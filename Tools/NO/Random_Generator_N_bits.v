==> flow/design.v <==
module Random_Generator_N_bits #(parameter N=16)(CLK,RESET,SEED,RANDOM_RESULT);
	input CLK;
	input RESET;
	input [N-1:0]SEED;
	output reg[N-1:0]RANDOM_RESULT=0;
	always @(posedge CLK)begin
		if(RESET)begin
			RANDOM_RESULT<=SEED;
		end
		else begin
			RANDOM_RESULT[0]<=RANDOM_RESULT[N-1];
			RANDOM_RESULT[1]<=RANDOM_RESULT[0]^RANDOM_RESULT[N-1];
			RANDOM_RESULT[N-3:2]<=RANDOM_RESULT[N-4:1];
			RANDOM_RESULT[N-2]<=RANDOM_RESULT[N-3]^RANDOM_RESULT[N-1];
			RANDOM_RESULT[N-1]<=RANDOM_RESULT[N-2];
		end
	end
endmodule
Step by step through the tools: Random_Generator_N_bits
What the tools print for Random_Generator_N_bits, step after step.
Line numbers count from 1 in the design file above.
Operators carry their Yosys type and port widths (W data, S select, Z words).
Library cell names are shortened.
Not given: n/a
Design
  design top: Random_Generator_N_bits
  clock input: CLK
  library: sky130hd
  library corner: tt_025C_1v80

Elaborated design
Yosys after proc, flatten, opt, wreduce and memory -nomap, before mapping. Enables and synchronous resets that opt folds into registers are not counted as muxes. Memory bits, and registers merged into a memory's read port (data or address), are not among the register bits. Print and check cells are not counted. Equal cells are merged and count once.
Cells by class
  mux-type cells: 5
  bitwise gates (word level): 2
Operators by type and width (number)
  $mux W12: 1
  $mux W1: 4
  $xor A1 B1 Y1: 2
Bit counts
  register bits: 16
  bits of input ports: 18
  output and inout port bits: 16
  elaborated cells: 8

Logic depth
Longest topological path by Yosys (ltp), each cell counted once; first at word level (registers and memories cut), then after technology mapping (sequential cells cut; the memories' decode and read muxes count).
Depth
  depth after elaboration: 2
  ABC_AREA: 1
  mapped depth: 5
  depth with buffers taken out: 4

After synthesis
Yosys stat after the flow's synthesis: flattened, memories mapped to cells. It holds for the ABC_AREA given above (unset counts as 0); a run with the other value may have another netlist.
Cells by type
  dfxtp_1: number 16, area in all 320.307 sq um
  nand2_1: number 43, area in all 161.405 sq um
  nand2_2: number 5, area in all 31.28 sq um
  buf_6: number 2, area in all 22.522 sq um
  buf_12: number 1, area in all 20.019 sq um
  inv_1: number 3, area in all 11.261 sq um
  nand3_1: number 2, area in all 10.01 sq um
  inv_6: number 1, area in all 8.758 sq um
  o21ai_0: number 1, area in all 5.005 sq um
Synthesis totals
  cell count: 74
  synthesis area: 590.6 sq um
  area of sequential cells: 320.3 sq um
  flip-flop cells: 16
  buffer cells: 3

Timing after synthesis
Source: OpenSTA report_checks on the synthesized netlist (no wires, ideal clock, input and output delay 20% of the period each), path of least setup slack; recovery checks are left aside. Register names are those of the netlist, which keeps one name where synthesis merged equal registers.
Path after synthesis
  kind: reg-to-reg
  from: register RANDOM_RESULT[15]
  to: register RANDOM_RESULT[14]
  clock period: 1.0 ns
  setup time: 0.058 ns
  launch time at the first pin: 0.000 ns
  arrival time: 0.621 ns
  data required time: 0.942 ns
  setup slack: 0.321 ns
  delay of the path: 0.679 ns
  stages: 5
  buffers on the path: 0
  synthesis period reached: 0.679 ns
"delay of the path" is the arrival time less input delay plus setup time.
"stages" counts driving pins, that of a launching flip-flop among them; a cell with two outputs on the path counts twice.
"synthesis period reached" is the clock period less the worst setup slack; recovery checks do not enter. This is arithmetic on one report: input and output delays are still those of the set period (20% each).
Between the ends stands the longest chain of elaborated cells between them, by number of cells; it is not shown to be the way that was timed. Of several equally long chains one is given.
Each line given opens the expression or statement behind the cell; cells for indexed reads and writes are added by Yosys, which also makes memories of some case tables.
Between the ends, after synthesis
  cell sequence: dfxtp_1 > inv_1 > nand2_1 > nand3_1 > nand2_1
  length of the longest elaborated chain: 2
  elaborated cells between the ends (all ways): 2
  RTL lines with such cells: 2
  those cells by class: 1 x mux; 1 x logic
Ends and longest elaborated chain, after synthesis
  start: declaration: line 5  | output reg[N-1:0]RANDOM_RESULT=0;
  start: assignment: line 8  | RANDOM_RESULT<=SEED;
  start: assignment: line 15  | RANDOM_RESULT[N-1]<=RANDOM_RESULT[N-2];
  $xor A1 B1 Y1: line 14  | RANDOM_RESULT[N-2]<=RANDOM_RESULT[N-3]^RANDOM_RESULT[N-1];
  $mux W1: line 7  | if(RESET)begin
  end: assignment: line 8
  end: assignment: line 14
  end: declaration: line 5

Path in the finished layout
From the final timing report of run 1: the path of least setup slack in the routed layout; clock arrival at registers is part of the times.
Path after layout
  kind: reg-to-output
  from: register RANDOM_RESULT[15]
  to: output port RANDOM_RESULT[15]
  clock period: 0.541 ns
  output delay: 0.11 ns
  launch time at the first pin: 0.28 ns
  arrival time: 0.74 ns
  data required time: 0.43 ns
  setup slack: -0.31 ns
  stages: 2
  buffers on the path: 1
Between the ends, after layout
  cell sequence: dfxtp_2 > buf_6
  length of the longest elaborated chain: 0
  elaborated cells between the ends (all ways): 0
  RTL lines with such cells: 0
Ends and longest elaborated chain, after layout
  start: declaration: line 5  | output reg[N-1:0]RANDOM_RESULT=0;
  start: assignment: line 8  | RANDOM_RESULT<=SEED;
  start: assignment: line 15  | RANDOM_RESULT[N-1]<=RANDOM_RESULT[N-2];
  end: declaration: line 5

## Implementation results

Measured data: module Random_Generator_N_bits, platform sky130hd, 2 stored runs of the flow under differing settings, order arbitrary. Input and output delays are each 20% of the period that was set; the output load is 0.01 pF.
"achieved clock period (ns)" is the run's clock period less its worst setup slack. It is reckoned from that one timing run; input and output delays stay at 20% of the period that was set.
"worst setup path time (ns)" = time allowed to the worst setup path (clock period - input delay - output delay, where it has them) - its slack; a late launch clock adds to it, a late capture clock takes from it.
"finish__power__total": no workload was simulated; the value follows from the tool's default switching activity.

Flow files of run 1
==> flow/run.sh <==
#!/bin/bash
# the make line also repeats the synthesis and layout settings of config.mk as NAME=value (left out here)
make -C /OpenROAD-flow-scripts/flow DESIGN_CONFIG=/design/flow/config.mk WORK_HOME=/design/flow/orfs CLKGATE_MAP_FILE= finish
==> flow/config.mk <==
export PLATFORM = sky130hd
export DESIGN_NAME = Random_Generator_N_bits
export DESIGN_NICKNAME = Random_Generator_N_bits
export VERILOG_FILES = /design/flow/design.v
export SDC_FILE = /design/flow/constraint.sdc
export NUM_CORES = 4
export LEC_CHECK = 0
export ABC_AREA = 1
export CAP_MARGIN = 20
export CELL_PAD_IN_SITES_DETAIL_PLACEMENT = 0
export CORE_MARGIN = 2
export CORE_UTILIZATION = 17
export CTS_CLUSTER_DIAMETER = 117
export CTS_CLUSTER_SIZE = 87
export MAX_ROUTING_LAYER = met4
export MIN_ROUTING_LAYER = met1
export PLACE_DENSITY_LB_ADDON = 0.01
export SETUP_SLACK_MARGIN = 0.06
export SLEW_MARGIN = 20
export TNS_END_PERCENT = 95
==> flow/constraint.sdc <==
create_clock -name core_clock -period 0.541 [get_ports {CLK}]
set_input_delay 0.1082 -clock core_clock [delete_from_list [all_inputs] [get_ports {CLK}]]
set_output_delay 0.1082 -clock core_clock [all_outputs]
set_load 0.01 [all_outputs]

report of run 1
yosys chip area after synthesis (um^2): 590.6
finish__design__die__area: 3961.4
finish__design__instance__area__stdcell: 1172.4
finish__design__instance__utilization: 0.3513
finish__timing__setup__ws: -0.307
finish__timing__setup__tns: -6.421
finish__timing__hold__ws: 0.346
finish__power__total: 2.872e-03
achieved clock period (ns): 0.848
worst setup path time (ns): 0.74
worst setup path kind: reg-to-output

Flow files of run 2
==> flow/run.sh <==
#!/bin/bash
# the make line also repeats the synthesis and layout settings of config.mk as NAME=value (left out here)
make -C /OpenROAD-flow-scripts/flow DESIGN_CONFIG=/design/flow/config.mk WORK_HOME=/design/flow/orfs CLKGATE_MAP_FILE= finish
==> flow/config.mk <==
export PLATFORM = sky130hd
export DESIGN_NAME = Random_Generator_N_bits
export DESIGN_NICKNAME = Random_Generator_N_bits
export VERILOG_FILES = /design/flow/design.v
export SDC_FILE = /design/flow/constraint.sdc
export NUM_CORES = 4
export LEC_CHECK = 0
export CAP_MARGIN = 20
export CORE_MARGIN = 9
export CORE_UTILIZATION = 40
export CTS_CLUSTER_SIZE = 64
export PLACE_DENSITY_LB_ADDON = 0.24
export SLEW_MARGIN = 20
==> flow/constraint.sdc <==
create_clock -name core_clock -period 1.01 [get_ports {CLK}]
set_input_delay 0.2020 -clock core_clock [delete_from_list [all_inputs] [get_ports {CLK}]]
set_output_delay 0.2020 -clock core_clock [all_outputs]
set_load 0.01 [all_outputs]

report of run 2
yosys chip area after synthesis (um^2): 566.8
finish__design__die__area: 3095.8
finish__design__instance__area__stdcell: 935.9
finish__design__instance__utilization: 0.7104
finish__timing__setup__ws: 0.066
finish__timing__setup__tns: 0.000
finish__timing__hold__ws: 0.475
finish__power__total: 1.501e-03
achieved clock period (ns): 0.944
worst setup path time (ns): 0.74
worst setup path kind: reg-to-output
