==> flow/design.v <==
module Random_Generator_16bits_auto(CLK,RANDOM_RESULT);
	input CLK;
	output reg [15:0]RANDOM_RESULT;
	parameter INITIALIZE=1'b0;
	parameter AUTO_GENERATE=1'b1;
	reg current_state=INITIALIZE;
	reg next_state;
	always @(posedge CLK)begin
		current_state<=next_state;
	end
	always @(current_state)begin
		if(current_state==INITIALIZE)begin
			next_state=AUTO_GENERATE;
		end
		else begin
			next_state=AUTO_GENERATE;
		end
	end
	always @(posedge CLK)begin
		case(current_state)
			INITIALIZE:begin
				RANDOM_RESULT<=16'b0101110100001001;
			end
			default:begin
				RANDOM_RESULT[0]<=RANDOM_RESULT[15];
				RANDOM_RESULT[1]<=RANDOM_RESULT[0]^RANDOM_RESULT[15];
				RANDOM_RESULT[2]<=RANDOM_RESULT[1]^RANDOM_RESULT[15];
				RANDOM_RESULT[3]<=RANDOM_RESULT[2]^RANDOM_RESULT[15];
				RANDOM_RESULT[4]<=RANDOM_RESULT[3];
				RANDOM_RESULT[5]<=RANDOM_RESULT[4];
				RANDOM_RESULT[6]<=RANDOM_RESULT[5];
				RANDOM_RESULT[7]<=RANDOM_RESULT[6]^RANDOM_RESULT[15];
				RANDOM_RESULT[8]<=RANDOM_RESULT[7]^RANDOM_RESULT[15];
				RANDOM_RESULT[9]<=RANDOM_RESULT[8]^RANDOM_RESULT[15];
				RANDOM_RESULT[10]<=RANDOM_RESULT[9];
				RANDOM_RESULT[11]<=RANDOM_RESULT[10]^RANDOM_RESULT[15];
				RANDOM_RESULT[12]<=RANDOM_RESULT[11];
				RANDOM_RESULT[13]<=RANDOM_RESULT[12]^RANDOM_RESULT[15];
				RANDOM_RESULT[14]<=RANDOM_RESULT[13]^RANDOM_RESULT[15];
				RANDOM_RESULT[15]<=RANDOM_RESULT[14];
			end
		endcase
	end
endmodule
==> Reports on Random_Generator_16bits_auto <==
What the tools print for Random_Generator_16bits_auto, step after step.
Line numbers count from 1 in the design file above.
Operators carry their Yosys type and port widths (W data, S select, Z words).
Cell names lack the library's common part.
{ "inputs": {"top_module": "Random_Generator_16bits_auto", "clk_port": "CLK", "lib": "sky130hd", "pvt_corner": "tt_025C_1v80"} }

==> Word-level counts <==
Counts by Yosys on the flattened word-level netlist (proc, flatten, opt, wreduce; memories kept). Register bits leave out memories and registers merged into their read ports (data or address); mux counts leave out enables and synchronous resets folded into registers. Print and check cells are left out. Cells with the same type and inputs are merged into one.
{ "word_totals": {"register_bits": 17, "latch_bits": 0, "mem_bits_rw": 0, "mem_bits_ro": 0, "clocked_rd_ports_x_width": 0, "memories": 0, "in_bits": 1, "out_inout_bits": 16} }
{ "classes": {"add_sub_neg": 0, "n_mul": 0, "div": 0, "cmp": 0, "equal": 0, "shifts": 0, "mux": 0, "logic": 9, "reduce_and_logical": 0} }
{ "op_table": {"columns": ["op", "n"], "rows": [
  ["$xor A1 B1 Y1", 9]
]} }

==> Depth <==
Depth = most cells in a row (Yosys ltp): at word level without a register or memory, in the mapped netlist without a sequential cell, where the memories' decode and read muxes count.
{ "depth": {"depth_word": 1, "ABC_AREA": 1, "mapped_depth": 4} }

==> After synthesis <==
Source: synth_stat.txt of the flow (Yosys; design flattened, memories mapped). It holds for the ABC_AREA given above (unset counts as 0); a run with the other value may have another netlist.
The area totals of this step are shown rounded.
{ "by_type": {"columns": ["cell_type", "n", "area_total_um2"], "rows": [
  ["dfxtp_1", 17, 340.326],
  ["nand2_1", 25, 93.84],
  ["inv_1", 11, 41.29],
  ["nor2_1", 10, 37.536],
  ["nand3_1", 4, 20.019],
  ["buf_6", 1, 11.261],
  ["buf_4", 1, 7.507],
  ["clkbuf_2", 1, 5.005],
  ["conb_1", 1, 3.754]
]} }
{ "synth_totals": {"mapped_cells": 71, "area_um2": 560.5, "flip_flops": 17} }

==> Timing after synthesis <==
Path of least setup slack by OpenSTA after synthesis, without wires, with an ideal clock, recovery checks aside; 20% of the period is set as input and as output delay. Where synthesis merged equal registers, the netlist keeps one of their names.
{ "synth_path": {"path_kind": "register to register", "from": "register RANDOM_RESULT[15]", "to": "register RANDOM_RESULT[2]", "clock_period_ns": 1.54, "t_first_pin_ns": 0.000, "arrival_ns": 0.732, "slack_ns": 0.695, "path_delay_ns": 0.845, "path_stages": 5, "path_buffers": 1, "synth_period_reached_ns": 0.845} }
"path_delay_ns" = arrival - input delay + setup time.
"path_stages" counts driving pins, that of a launching flip-flop among them; a cell with two outputs on the path counts twice.
"synth_period_reached_ns" is the clock period less the worst setup slack; recovery checks do not enter. This is arithmetic on one report: input and output delays are still those of the set period (20% each).
The rows between start and end are the longest chain of elaborated cells between them; the timing report does not say that the signal goes this way. Where chains are equally long, one stands for them.
Each line given opens the expression or statement behind the cell; cells for indexed reads and writes are added by Yosys, which also makes memories of some case tables.
{ "synth_between": {"path_cell_list": "dfxtp_1 buf_6 nand2_1 nand2_1 nor2_1", "elab_chain_len": 1, "cells_between": 1, "lines_between": 1, "cone_classes": "logic (1)"} }
{ "synth_lines": {"columns": ["element", "line_no", "source"], "rows": [
  ["start, declared", 3, "output reg [15:0]RANDOM_RESULT;"],
  ["start, assigned", 22, "RANDOM_RESULT<=16'b0101110100001001;"],
  ["start, assigned", 40, "RANDOM_RESULT[15]<=RANDOM_RESULT[14];"],
  ["$xor A1 B1 Y1", 27, "RANDOM_RESULT[2]<=RANDOM_RESULT[1]^RANDOM_RESULT[15];"],
  ["end, assigned", 22, null],
  ["end, assigned", 27, null],
  ["end, declared", 3, null]
]} }

==> Path in the finished layout <==
Path of least setup slack in the final report of stored run 1 (OpenROAD, finished layout, wires in). Where an end is a register, its clock arrival counts in the times.
{ "layout_path": {"path_kind": "register to output", "from": "register RANDOM_RESULT[15]", "to": "output RANDOM_RESULT[15]", "clock_period_ns": 0.673, "t_first_pin_ns": 0.30, "arrival_ns": 0.77, "slack_ns": -0.23, "path_stages": 2, "path_buffers": 1} }
{ "layout_between": {"path_cell_list": "dfxtp_4 buf_6", "elab_chain_len": 0, "cells_between": 0, "lines_between": 0} }
{ "layout_lines": {"columns": ["element", "line_no", "source"], "rows": [
  ["start, declared", 3, "output reg [15:0]RANDOM_RESULT;"],
  ["start, assigned", 22, "RANDOM_RESULT<=16'b0101110100001001;"],
  ["start, assigned", 40, "RANDOM_RESULT[15]<=RANDOM_RESULT[14];"],
  ["end, declared", 3, null]
]} }

Data sheet: physical implementation of Random_Generator_16bits_auto

Record of 2 stored runs of the RTL-to-layout flow on Random_Generator_16bits_auto, platform sky130hd. The runs are unordered. Constraints: input delay and output delay 20% of the set period each, output load 0.01 pF.
By "period_less_ws_ns" is meant the clock period of the run minus its worst setup slack. This is arithmetic on one report: input and output delays are still those of the set period (20% each).
"worst_path_ns" = time allowed to the worst setup path (clock period - input delay - output delay, where it has them) - its slack; a late launch clock adds to it, a late capture clock takes from it.
"final_power_w" is the tool's figure for a default switching activity; nothing was simulated.
The measured numbers are rounded.

Stored run 1
==> flow/run.sh <==
#!/bin/bash
# the make line also repeats the synthesis and layout settings of config.mk as NAME=value (left out here)
make -C /OpenROAD-flow-scripts/flow DESIGN_CONFIG=/design/flow/config.mk WORK_HOME=/design/flow/orfs CLKGATE_MAP_FILE= finish
==> flow/config.mk <==
export PLATFORM = sky130hd
export DESIGN_NAME = Random_Generator_16bits_auto
export DESIGN_NICKNAME = Random_Generator_16bits_auto
export VERILOG_FILES = /design/flow/design.v
export SDC_FILE = /design/flow/constraint.sdc
export NUM_CORES = 4
export LEC_CHECK = 0
export ABC_AREA = 1
export CAP_MARGIN = 20
export CORE_MARGIN = 2
export CORE_UTILIZATION = 26
export CTS_CLUSTER_DIAMETER = 278
export GPL_ROUTABILITY_DRIVEN = 0
export GPL_TIMING_DRIVEN = 0
export PLACE_DENSITY_LB_ADDON = 0.17
export SETUP_SLACK_MARGIN = -0.05
export SLEW_MARGIN = 15
==> flow/constraint.sdc <==
create_clock -name core_clock -period 0.673 [get_ports {CLK}]
set_input_delay 0.1346 -clock core_clock [delete_from_list [all_inputs] [get_ports {CLK}]]
set_output_delay 0.1346 -clock core_clock [all_outputs]
set_load 0.01 [all_outputs]

==> results of stored run 1, as JSON <==
{
  "final_util_pct": 49.3,
  "final_power_w": 0.002234,
  "worst_path_ns": 0.77,
  "timing.worst_path_kind": "register to output",
  "setup_ws_ns": -0.234,
  "final_stdcell_area_um2": 987.2,
  "synth_chip_area_um2": 560.5,
  "period_less_ws_ns": 0.907,
  "timing.setup.tns_ns": -5.271,
  "final_die_area_um2": 2543,
  "final_hold_ws_ns": 0.440
}

Stored run 2
==> flow/run.sh <==
#!/bin/bash
# the make line also repeats the synthesis and layout settings of config.mk as NAME=value (left out here)
make -C /OpenROAD-flow-scripts/flow DESIGN_CONFIG=/design/flow/config.mk WORK_HOME=/design/flow/orfs CLKGATE_MAP_FILE= finish
==> flow/config.mk <==
export PLATFORM = sky130hd
export DESIGN_NAME = Random_Generator_16bits_auto
export DESIGN_NICKNAME = Random_Generator_16bits_auto
export VERILOG_FILES = /design/flow/design.v
export SDC_FILE = /design/flow/constraint.sdc
export NUM_CORES = 4
export LEC_CHECK = 0
export ABC_AREA = 0
export CAP_MARGIN = 25
export CORE_ASPECT_RATIO = 0.6
export CORE_MARGIN = 2
export CORE_UTILIZATION = 28
export CTS_CLUSTER_SIZE = 90
export MAX_ROUTING_LAYER = met4
export PLACE_DENSITY_LB_ADDON = 0.05
export SETUP_SLACK_MARGIN = -0.03
export SLEW_MARGIN = 20
==> flow/constraint.sdc <==
create_clock -name core_clock -period 1.2 [get_ports {CLK}]
set_input_delay 0.2400 -clock core_clock [delete_from_list [all_inputs] [get_ports {CLK}]]
set_output_delay 0.2400 -clock core_clock [all_outputs]
set_load 0.01 [all_outputs]

==> results of stored run 2, as JSON <==
{
  "final_util_pct": 40.2,
  "final_power_w": 0.001172,
  "worst_path_ns": 0.91,
  "timing.worst_path_kind": "register to output",
  "setup_ws_ns": 0.051,
  "final_stdcell_area_um2": 729.5,
  "synth_chip_area_um2": 529.3,
  "period_less_ws_ns": 1.149,
  "timing.setup.tns_ns": 0.000,
  "final_die_area_um2": 2265,
  "final_hold_ws_ns": 0.436
}
