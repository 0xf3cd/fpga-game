==> flow/design.v <==
module Random_Generator_12bits(CLK,RESET,SEED,RANDOM_RESULT);
	input CLK;
	input RESET;
	input [11:0]SEED;
	output reg [11:0]RANDOM_RESULT;
	always @(posedge CLK)begin
		if(RESET)begin
			RANDOM_RESULT<=SEED;
		end
		else begin
			RANDOM_RESULT[0]<=RANDOM_RESULT[11];
			RANDOM_RESULT[1]<=RANDOM_RESULT[0]^RANDOM_RESULT[11];
			RANDOM_RESULT[2]<=RANDOM_RESULT[1];
			RANDOM_RESULT[3]<=RANDOM_RESULT[2];
			RANDOM_RESULT[4]<=RANDOM_RESULT[3]^RANDOM_RESULT[11];
			RANDOM_RESULT[5]<=RANDOM_RESULT[4];
			RANDOM_RESULT[6]<=RANDOM_RESULT[5];
			RANDOM_RESULT[7]<=RANDOM_RESULT[6]^RANDOM_RESULT[11];
			RANDOM_RESULT[8]<=RANDOM_RESULT[7];
			RANDOM_RESULT[9]<=RANDOM_RESULT[8];
			RANDOM_RESULT[10]<=RANDOM_RESULT[9];
			RANDOM_RESULT[11]<=RANDOM_RESULT[10];
		end
	end
endmodule
Step by step through the tools: Random_Generator_12bits
What the tools print for Random_Generator_12bits, step after step.
Lines are those of the file above, counted from 1.
Cell names lack the library's common part.
{"block": "setup", "top_module": "Random_Generator_12bits", "clk_port": "CLK", "lib": "sky130hd", "pvt_corner": "tt_025C_1v80"}

Word level
Source: Yosys, flattened and elaborated, memories not mapped. Widths are those after wreduce; folded enables and synchronous resets count as part of the registers. Registers that Yosys merges into a memory's read port (data or address) are not register bits. Print and check cells do not count. Equal cells are merged and count once.
{"block": "word_totals", "input_bits": 14, "out_inout_bits": 12, "register_bits": 12}
{"block": "classes", "n_mux": 12, "bitwise": 3}
{"block": "op_table", "operator": "1-bit two-way mux", "n": 12}
{"block": "op_table", "operator": "1-bit XOR", "n": 3}

Logic depth
Depth = most cells in a row (Yosys ltp): at word level without a register or memory, in the mapped netlist without a sequential cell, where the memories' decode and read muxes count.
{"block": "depth", "ltp_word": 2, "ABC_AREA": 0, "depth_mapped": 4, "ltp_nobuf": 2}

Synthesis result
The flow's flattened synthesis, as Yosys stat reports it; memories are mapped. The netlist is that of the ABC_AREA named above (0 if unset); the other value can give another one.
{"block": "types", "cell": "dfxtp_1", "n": 12, "area_total_um2": 240.23}
{"block": "types", "cell": "mux2_4", "n": 4, "area_total_um2": 60.058}
{"block": "types", "cell": "mux2_2", "n": 5, "area_total_um2": 56.304}
{"block": "types", "cell": "xnor2_1", "n": 3, "area_total_um2": 26.275}
{"block": "types", "cell": "buf_8", "n": 1, "area_total_um2": 15.014}
{"block": "types", "cell": "o21ai_0", "n": 3, "area_total_um2": 15.014}
{"block": "types", "cell": "buf_6", "n": 1, "area_total_um2": 11.261}
{"block": "types", "cell": "nand2_1", "n": 3, "area_total_um2": 11.261}
{"block": "synth_totals", "flip_flops": 12, "stdcells": 32, "mapped_area_um2": 435.4}

Timing after synthesis
Source: OpenSTA report_checks on the synthesized netlist (no wires, ideal clock, input and output delay 20% of the period each), path of least setup slack; recovery checks are left aside. Register names are those of the netlist, which keeps one name where synthesis merged equal registers.
{"block": "synth_path", "path_type": "input to register", "start": "input RESET", "end": "register RANDOM_RESULT[5]", "t_arrival_ns": 0.715, "tclk_ns": 0.986, "slack_ns": 0.149, "path_stages": 3, "path_buffers": 2, "t_required_ns": 0.865, "delay_ns": 0.639, "t_first_pin_ns": 0.197, "synth_period_reached_ns": 0.837}
"delay_ns" is the arrival time less input delay plus setup time.
"path_stages" counts driving pins, that of a launching flip-flop among them; a cell with two outputs on the path counts twice.
"synth_period_reached_ns" = period - worst setup slack (recovery checks aside). The figure is calculated, with input and output delays left at 20% of the set period.
The rows between start and end are the longest chain of elaborated cells between them; the timing report does not say that the signal goes this way. Where chains are equally long, one stands for them.
Each line given opens the expression or statement behind the cell; cells for indexed reads and writes are added by Yosys, which also makes memories of some case tables.
{"block": "synth_between", "path_cell_list": "buf_6 buf_8 mux2_4", "elab_chain_cells": 1, "cells_between": 1, "lines_between": 1}
{"block": "synth_rtl", "item": "start: declaration", "line": 3, "rtl": "input RESET;"}
{"block": "synth_rtl", "item": "1-bit two-way mux", "line": 7, "rtl": "if(RESET)begin"}
{"block": "synth_rtl", "item": "end: assignment", "line": 8, "rtl": "RANDOM_RESULT<=SEED;"}
{"block": "synth_rtl", "item": "end: assignment", "line": 16, "rtl": "RANDOM_RESULT[5]<=RANDOM_RESULT[4];"}
{"block": "synth_rtl", "item": "end: declaration", "line": 5, "rtl": "output reg [11:0]RANDOM_RESULT;"}

Timing after layout
From the final timing report of job 2: the path of least setup slack in the routed layout; clock arrival at registers is part of the times.
{"block": "layout_path", "path_type": "input to register", "start": "input RESET", "end": "register RANDOM_RESULT[10]", "t_arrival_ns": 1.26, "t_first_pin_ns": 0.28, "slack_ns": 0.31, "path_buffers": 2, "t_required_ns": 1.58, "path_stages": 3, "tclk_ns": 1.42}
The rows between start and end are the longest chain of elaborated cells between them; the timing report does not say that the signal goes this way. Where chains are equally long, one stands for them.
{"block": "layout_between", "path_cell_list": "clkdlybuf4s50_1 buf_4 mux2_2", "elab_chain_cells": 1, "cells_between": 1, "lines_between": 1}
{"block": "layout_rtl", "item": "start: declaration", "line": 3, "rtl": "input RESET;"}
{"block": "layout_rtl", "item": "1-bit two-way mux", "line": 7, "rtl": "if(RESET)begin"}
{"block": "layout_rtl", "item": "end: assignment", "line": 8, "rtl": "RANDOM_RESULT<=SEED;"}
{"block": "layout_rtl", "item": "end: assignment", "line": 21, "rtl": "RANDOM_RESULT[10]<=RANDOM_RESULT[9];"}
{"block": "layout_rtl", "item": "end: declaration", "line": 5, "rtl": "output reg [11:0]RANDOM_RESULT;"}

==> results <==
Top module Random_Generator_12bits; platform sky130hd; tools Yosys and OpenROAD; 2 stored runs in no particular order. Input and output delays are each 20% of the period that was set; the output load is 0.01 pF.
"worst_path_allowed_less_slack_ns" = time allowed to the worst setup path (clock period - input delay - output delay, where it has them) - its slack; a late launch clock adds to it, a late capture clock takes from it.
By "power.total_mw" is meant OpenSTA's value without simulated activity: inputs other than the clock are taken to toggle once in ten clock periods, and the tool carries that through the logic.

{"run": "job 1", "settings": { "period_ns": 1.51, "CORE_UTILIZATION": 71, "SETUP_SLACK_MARGIN": 0.37, "PLACE_DENSITY": 0.53, "HOLD_SLACK_MARGIN": 0.25, "GPL_TIMING_DRIVEN": 1, "GPL_ROUTABILITY_DRIVEN": 0, "CTS_CLUSTER_DIAMETER": 281, "SLEW_MARGIN": 35, "CAP_MARGIN": 20, "CORE_MARGIN": 2 }, "outcome": "stopped before the end: floorplanning reported PDN-0185"}
{"run": "job 2", "settings": { "period_ns": 1.42, "CORE_UTILIZATION": 30, "SETUP_SLACK_MARGIN": 0.27, "PLACE_DENSITY_LB_ADDON": 0.26, "HOLD_SLACK_MARGIN": 0.11, "GPL_ROUTABILITY_DRIVEN": 1, "CTS_CLUSTER_SIZE": 17, "MAX_ROUTING_LAYER": "met4", "CAP_MARGIN": 20, "CORE_MARGIN": 2, "SLEW_MARGIN": 20 }, "results": { "synth_chip_area_um2": 435.4, "total_die_area_um2": 1772.0, "layout_utilization_frac": 0.524, "final_setup_ws_ns": 0.315, "setup_tns_ns": 0.000, "worst_hold_slack_ns": 0.489, "power.total_mw": 0.8443, "worst_path_allowed_less_slack_ns": 0.82, "worst_path_kind": "input to register" }}
